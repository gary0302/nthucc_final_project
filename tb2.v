==> flow/design.v <==
`timescale 1ns/1ps
module ALU (
    input  [7:0] A,
    input  [7:0] B,
    input  [3:0] instruction,
    output reg [7:0] F
);
    always @(*) begin
        case (instruction)
            4'b0000: F = A + B;                                    
            4'b0001: F = A - B;                                    
            4'b0010: F = A >> B;                                   
            4'b0011: F = A << B;                                   
            4'b0100: F = (A >> B) | (A << (8 - B));               
            4'b0101: F = (A << B) | (A >> (8 - B));               
            4'b0110: F = A & B;                                    
            4'b0111: F = A | B;                                    
            4'b1000: F = ~A;                                       
            4'b1001: F = A ^ B;                                    
            default: F = 8'h00;                                    
        endcase
    end
endmodule
`timescale 1ns/1ps
module top (
    input clk,
    input rst_n,
    input start,
    input valid,
    input [7:0] data_A,
    input [7:0] data_B,
    input [3:0] instruction,
    input [7:0] count,
    output reg [7:0] third_largest,
    output reg finish
);
    wire rst = ~rst_n;
    wire [7:0] alu_result;
    ALU alu_inst (
        .A(data_A),
        .B(data_B),
        .instruction(instruction),
        .F(alu_result)
    );
    localparam [1:0] IDLE = 2'b00,
                     WAIT_DATA = 2'b01,
                     COLLECT = 2'b10,
                     DONE = 2'b11;
    reg [1:0] current_state, next_state;
    reg [7:0] largest, second_largest, third_largest_temp;
    reg [7:0] data_counter;
    reg [7:0] total_data_count;
    reg start_detected;
    always @(posedge clk or posedge rst) begin
        if (rst)
            current_state <= IDLE;
        else
            current_state <= next_state;
    end
    always @(*) begin
        case (current_state)
            IDLE: begin
                if (start)
                    next_state = WAIT_DATA;
                else
                    next_state = IDLE;
            end
            WAIT_DATA: begin
                if (!start && valid)
                    next_state = COLLECT;
                else
                    next_state = WAIT_DATA;
            end
            COLLECT: begin
                if (data_counter >= total_data_count)
                    next_state = DONE;
                else
                    next_state = COLLECT;
            end
            DONE: begin
                next_state = IDLE;
            end
            default: next_state = IDLE;
        endcase
    end
    always @(posedge clk or posedge rst) begin
        if (rst) begin
            largest <= 8'h00;
            second_largest <= 8'h00;
            third_largest_temp <= 8'h00;
            data_counter <= 8'h00;
            total_data_count <= 8'h00;
            third_largest <= 8'h00;
            finish <= 1'b0;
            start_detected <= 1'b0;
        end
        else begin
            case (current_state)
                IDLE: begin
                    finish <= 1'b0;
                    if (start) begin
                        largest <= 8'h00;
                        second_largest <= 8'h00;
                        third_largest_temp <= 8'h00;
                        data_counter <= 8'h00;
                        total_data_count <= count;
                        start_detected <= 1'b1;
                    end
                    else begin
                        start_detected <= 1'b0;
                    end
                end
                WAIT_DATA: begin
                    finish <= 1'b0;
                end
                COLLECT: begin
                    finish <= 1'b0;
                    if (valid) begin
                        data_counter <= data_counter + 8'h01;
                        if (alu_result > largest) begin
                            third_largest_temp <= second_largest;
                            second_largest <= largest;
                            largest <= alu_result;
                        end
                        else if ((alu_result > second_largest) && (alu_result != largest)) begin
                            third_largest_temp <= second_largest;
                            second_largest <= alu_result;
                        end
                        else if ((alu_result > third_largest_temp) && 
                                (alu_result != largest) && 
                                (alu_result != second_largest)) begin
                            third_largest_temp <= alu_result;
                        end
                    end
                end
                DONE: begin
                    third_largest <= third_largest_temp;
                    finish <= 1'b1;   
                end
                default: begin
                    finish <= 1'b0;
                end
            endcase
        end
    end
endmodule
# --- Step by step through the tools: top ---
# The steps from the RTL of top to its reports follow in flow order.
# Line numbers count from 1 in the design file above.
# Library cell names are shortened.
design:
  top_module: "top"
  clock_port: "clk"
  cell_library: "sky130hd"
  pvt_corner: "tt_025C_1v80"

# --- Word-level counts ---
# Counts by Yosys on the flattened word-level netlist (proc, flatten, opt, wreduce; memories kept). Register bits leave out memories and registers merged into their read ports (data or address). Print and check cells are left out. Cells with the same type and inputs are merged into one.
classes:
  n_mux: 21
  logic: 6
  n_cmp: 4
  eq_ne: 19
  n_addsub: 4
  n_shift: 4
  reduce_and_logical: 14
ops:
  columns: ["op", "count"]
  rows:
  - ["8-bit two-way mux", 11]
  - ["8-bit case mux with 10-bit select", 1]
  - ["8-bit case mux with 2-bit select", 4]
  - ["8-bit by 32-bit left shift with 8-bit output", 1]
  - ["8-bit by 32-bit >> shifter with 8-bit output", 1]
  - ["8-bit > comparator", 3]
  - ["8-bit OR", 3]
  - ["4-bit by 3-bit equality test with 1-bit output (second input constant)", 4]
  - ["8-bit inequality test", 2]
  - ["4-bit AND reduction", 3]
  - ["4-bit by 8-bit subtractor with 9-bit output (first input constant)", 1]
  - ["4-bit by 2-bit equality test with 1-bit output (second input constant)", 2]
  - ["4-bit equality test (second input constant)", 2]
  - ["8-bit by 1-bit adder with 8-bit output (second input constant)", 1]
  - ["8-bit adder", 1]
  - ["8-bit subtractor", 1]
  - ["8-bit greater-or-equal comparator", 1]
  - ["8-bit bitwise AND", 1]
  - ["8-bit XOR", 1]
  - ["8-bit by 8-bit left shift with 8-bit output", 1]
  - ["8-bit by 8-bit >> shifter with 8-bit output", 1]
  - ["8-bit inverter", 1]
  - ["2-bit case mux with 4-bit select", 1]
  - ["2-bit inequality test (second input constant)", 3]
  - ["1-bit logical AND", 4]
  - ["2-bit equality test (second input constant)", 2]
  - ["4-bit by 1-bit equality test with 1-bit output (second input constant)", 1]
  - ["4-bit inequality test (second input constant)", 1]
# Not listed: further kinds 12, cells in them 13.
bits:
  output_inout_bits: 9
  input_bits: 32
  ff_bits: 51
  elab_cells: 80

# --- Longest topological paths ---
# Longest topological path by Yosys (ltp), each cell counted once; first at word level (registers and memories cut), then after technology mapping (sequential cells cut; the memories' decode and read muxes count).
logic_depth:
  depth_word: 12
  ABC_AREA: 0
  depth_mapped: 27
  mapped_depth_nobuf: 24

# --- Netlist ---
# The flow's flattened synthesis, as Yosys stat reports it; memories are mapped. The netlist is that of the ABC_AREA named above (0 if unset); the other value can give another one.
synth_totals:
  n_buf: 37
  area_um2: 5581.6
  stdcells: 647
  ffs: 53
types:
  columns: ["cell", "count", "type_area_um2"]
  rows:
  - ["dfrtp_1", 52, 1.3E+03]
  - ["ha_1", 54, 675.648]
  - ["mux2_2", 23, 258.998]
  - ["mux2i_1", 24, 240.23]
  - ["inv_1", 55, 206.448]
  - ["nor2_1", 54, 202.694]
  - ["nand2_1", 50, 187.68]
  - ["mux4_2", 8, 180.173]
  - ["o21ai_0", 31, 155.149]
  - ["a21oi_1", 26, 130.125]
  - ["a22o_1", 13, 113.859]
  - ["nand4_1", 15, 93.84]
  - ["o221ai_2", 6, 90.086]
  - ["xnor2_1", 10, 87.584]
  - ["clkbuf_1", 23, 86.333]
  - ["a21o_1", 11, 82.579]
  - ["nand3_1", 16, 80.077]
  - ["o22ai_1", 12, 75.072]
# Other cell types: 63; their cells: 164.
# The figures by module come from a second, unflattened synthesis with its own total; it is not the netlist above.
unflattened:
  cells_unflattened: 619
  area_unflattened_um2: 5465.2
# Each row is one instance without its submodules.
modules:
  columns: ["module", "mod_seq_area_um2", "mod_area_um2", "instances", "n_cells"]
  rows:
  - ["top", 1327.5, 3134.3, 1, 297]
  - ["ALU", 0.0, 2331.0, 1, 322]

# --- Path before layout ---
# Source: OpenSTA report_checks on the synthesized netlist (no wires, ideal clock, input and output delay 20% of the period each), path of least setup slack; recovery checks are left aside. Register names are those of the netlist, which keeps one name where synthesis merged equal registers.
synth_path:
  path_kind: "input -> register"
  start: "in data_B[1]"
  end: "reg third_largest_temp[1]"
  path_delay_ns: 4.953
  input_delay_ns: 1.402
  path_slack_ns: 0.654
  required_time_ns: 6.882
  arrival_time_ns: 6.227
  setup_time_ns: 0.128
  stages: 27
  period_ns: 7.01
  path_buffers: 3
  synth_period_reached_ns: 6.356
# "path_delay_ns" is the arrival time less input delay plus setup time.
# "stages": output pins that drive a net of the path, with the launching flip-flop's if there is one; two outputs of one cell count as two.
# "synth_period_reached_ns" = period - worst setup slack (recovery checks aside). The figure is calculated, with input and output delays left at 20% of the set period.
# Between the ends stands the longest chain of elaborated cells between them, by number of cells; it is not shown to be the way that was timed. Of several equally long chains one is given.
# A line is the first line of the expression or statement that the cell stems from. Yosys adds cells for indexed reads and writes and turns some case tables into memories.
# A register here has more assigning lines than the two given.
synth_between:
  path_cell_list: "buf_2 buf_1 inv_1 ha_1 inv_2 nor2_1 a21o_1 inv_1 ha_1 nor2b_1 o21ai_0 a21boi_0 o21a_1 nor2_1 xor2_1 o21ai_0 ha_1 a21o_1 a21o_1 a211o_1 a22o_1 a21oi_1 and2_1 a21oi_1 o31a_1 buf_6 mux2i_1"
  elab_chain_cells: 12
  cells_between: 28
synth_lines:
  columns: ["item", "line", "text"]
  rows:
  - ["start: declaration", 31, "input [7:0] data_B,"]
  - ["4-bit by 8-bit subtractor with 9-bit output", 15, "4'b0101: F = (A << B) | (A >> (8 - B));"]
  - ["8-bit by 32-bit >> shifter with 8-bit output", 15, null]
  - ["8-bit OR", 15, null]
  - ["8-bit case mux with 10-bit select", 9, "case (instruction)"]
  - ["8-bit > comparator", 129, "else if ((alu_result > third_largest_temp) &&"]
  - ["1-bit logical AND (2 in a row)", 129, null]
  - ["8-bit two-way mux", 129, null]
  - ["8-bit two-way mux", 125, "else if ((alu_result > second_largest) && (alu_result != largest)) begin"]
  - ["8-bit two-way mux", 120, "if (alu_result > largest) begin"]
  - ["8-bit two-way mux", 118, "if (valid) begin"]
  - ["8-bit case mux with 2-bit select", 98, "case (current_state)"]
  - ["end: assignment", 121, "third_largest_temp <= second_largest;"]
  - ["end: assignment", 126, "third_largest_temp <= second_largest;"]
  - ["end: declaration", 50, "reg [7:0] largest, second_largest, third_largest_temp;"]

# --- Path in the finished layout ---
# Path of least setup slack in the final report of job 1 (OpenROAD, finished layout, wires in). Where an end is a register, its clock arrival counts in the times.
layout_path:
  path_kind: "input -> register"
  start: "in data_B[0]"
  end: "reg third_largest_temp[5]"
  period_ns: 6.5
  arrival_time_ns: 6.28
  input_delay_ns: 1.30
  path_buffers: 1
  setup_time_ns: 0.08
  required_time_ns: 6.71
  path_slack_ns: 0.43
  stages: 23
# Between the ends stands the longest chain of elaborated cells between them, by number of cells; it is not shown to be the way that was timed. Of several equally long chains one is given.
# A register here has more assigning lines than the two given.
layout_between:
  path_cell_list: "clkdlybuf4s50_1 inv_1 ha_1 inv_2 nor2_1 a21o_1 fa_1 nor2b_1 o21ai_0 a21boi_0 nor3_1 nor3_1 o21ai_0 ha_1 nand4_1 or2_2 nor2_1 a22o_1 a21oi_1 and2_1 a31oi_2 nand2_1 o221ai_2"
  elab_chain_cells: 12
  cells_between: 28
layout_lines:
  columns: ["item", "line", "text"]
  rows:
  - ["start: declaration", 31, "input [7:0] data_B,"]
  - ["4-bit by 8-bit subtractor with 9-bit output", 15, "4'b0101: F = (A << B) | (A >> (8 - B));"]
  - ["8-bit by 32-bit >> shifter with 8-bit output", 15, null]
  - ["8-bit OR", 15, null]
  - ["8-bit case mux with 10-bit select", 9, "case (instruction)"]
  - ["8-bit > comparator", 129, "else if ((alu_result > third_largest_temp) &&"]
  - ["1-bit logical AND (2 in a row)", 129, null]
  - ["8-bit two-way mux", 129, null]
  - ["8-bit two-way mux", 125, "else if ((alu_result > second_largest) && (alu_result != largest)) begin"]
  - ["8-bit two-way mux", 120, "if (alu_result > largest) begin"]
  - ["8-bit two-way mux", 118, "if (valid) begin"]
  - ["8-bit case mux with 2-bit select", 98, "case (current_state)"]
  - ["end: assignment", 121, "third_largest_temp <= second_largest;"]
  - ["end: assignment", 126, "third_largest_temp <= second_largest;"]
  - ["end: declaration", 50, "reg [7:0] largest, second_largest, third_largest_temp;"]

# Measured results for top: 2 stored runs of the Yosys and OpenROAD flow on sky130hd. The settings differ; the order carries no meaning. The constraints put input and output delay at 20% of the set period each and load the outputs with 0.01 pF.
# "achieved_period_ns" means the clock period less the worst setup slack. The figure is calculated, with input and output delays left at 20% of the set period.
# "worst_setup_path_time_ns" = time allowed to the worst setup path (clock period - input delay - output delay, where it has them) - its slack; a late launch clock adds to it, a late capture clock takes from it.
# "power.total_mw": no workload was simulated; the value follows from the tool's default switching activity.
runs:
  - name: "job 1"
    settings:
      period_ns: 6.5
      CORE_UTILIZATION: 39
      PLACE_DENSITY_LB_ADDON: 0.18
      HOLD_SLACK_MARGIN: -0.02
      CORE_MARGIN: 7
      CTS_CLUSTER_SIZE: 90
      CTS_CLUSTER_DIAMETER: 237
      MAX_ROUTING_LAYER: "met4"
      CAP_MARGIN: 20
      SLEW_MARGIN: 20
    results:
      yosys.chip_area_um2: 5581.6
      die_area_um2: 17857.0
      final_stdcell_area_um2: 6427.4
      post_route_util_pct: 46.1
      setup_worst_slack_ns: 0.430
      tns_ns: 0.000
      holdWs_ns: 0.504
      power.total_mw: 1.566
      achieved_period_ns: 6.070
      worst_setup_path_time_ns: 4.77
      worstPathKind: "input -> register"
  - name: "job 2"
    settings:
      period_ns: 4.29
      CORE_UTILIZATION: 19
      CORE_MARGIN: 10
      CELL_PAD_IN_SITES_DETAIL_PLACEMENT: 0
      TNS_END_PERCENT: 75
      GPL_TIMING_DRIVEN: 0
      CAP_MARGIN: 10
      SLEW_MARGIN: 20
    results:
      yosys.chip_area_um2: 5581.6
      die_area_um2: 36632.0
      final_stdcell_area_um2: 7453.4
      post_route_util_pct: 25.8
      setup_worst_slack_ns: -0.997
      tns_ns: -17.872
      holdWs_ns: 0.375
      power.total_mw: 2.770
      achieved_period_ns: 5.287
      worst_setup_path_time_ns: 4.43
      worstPathKind: "input -> register"
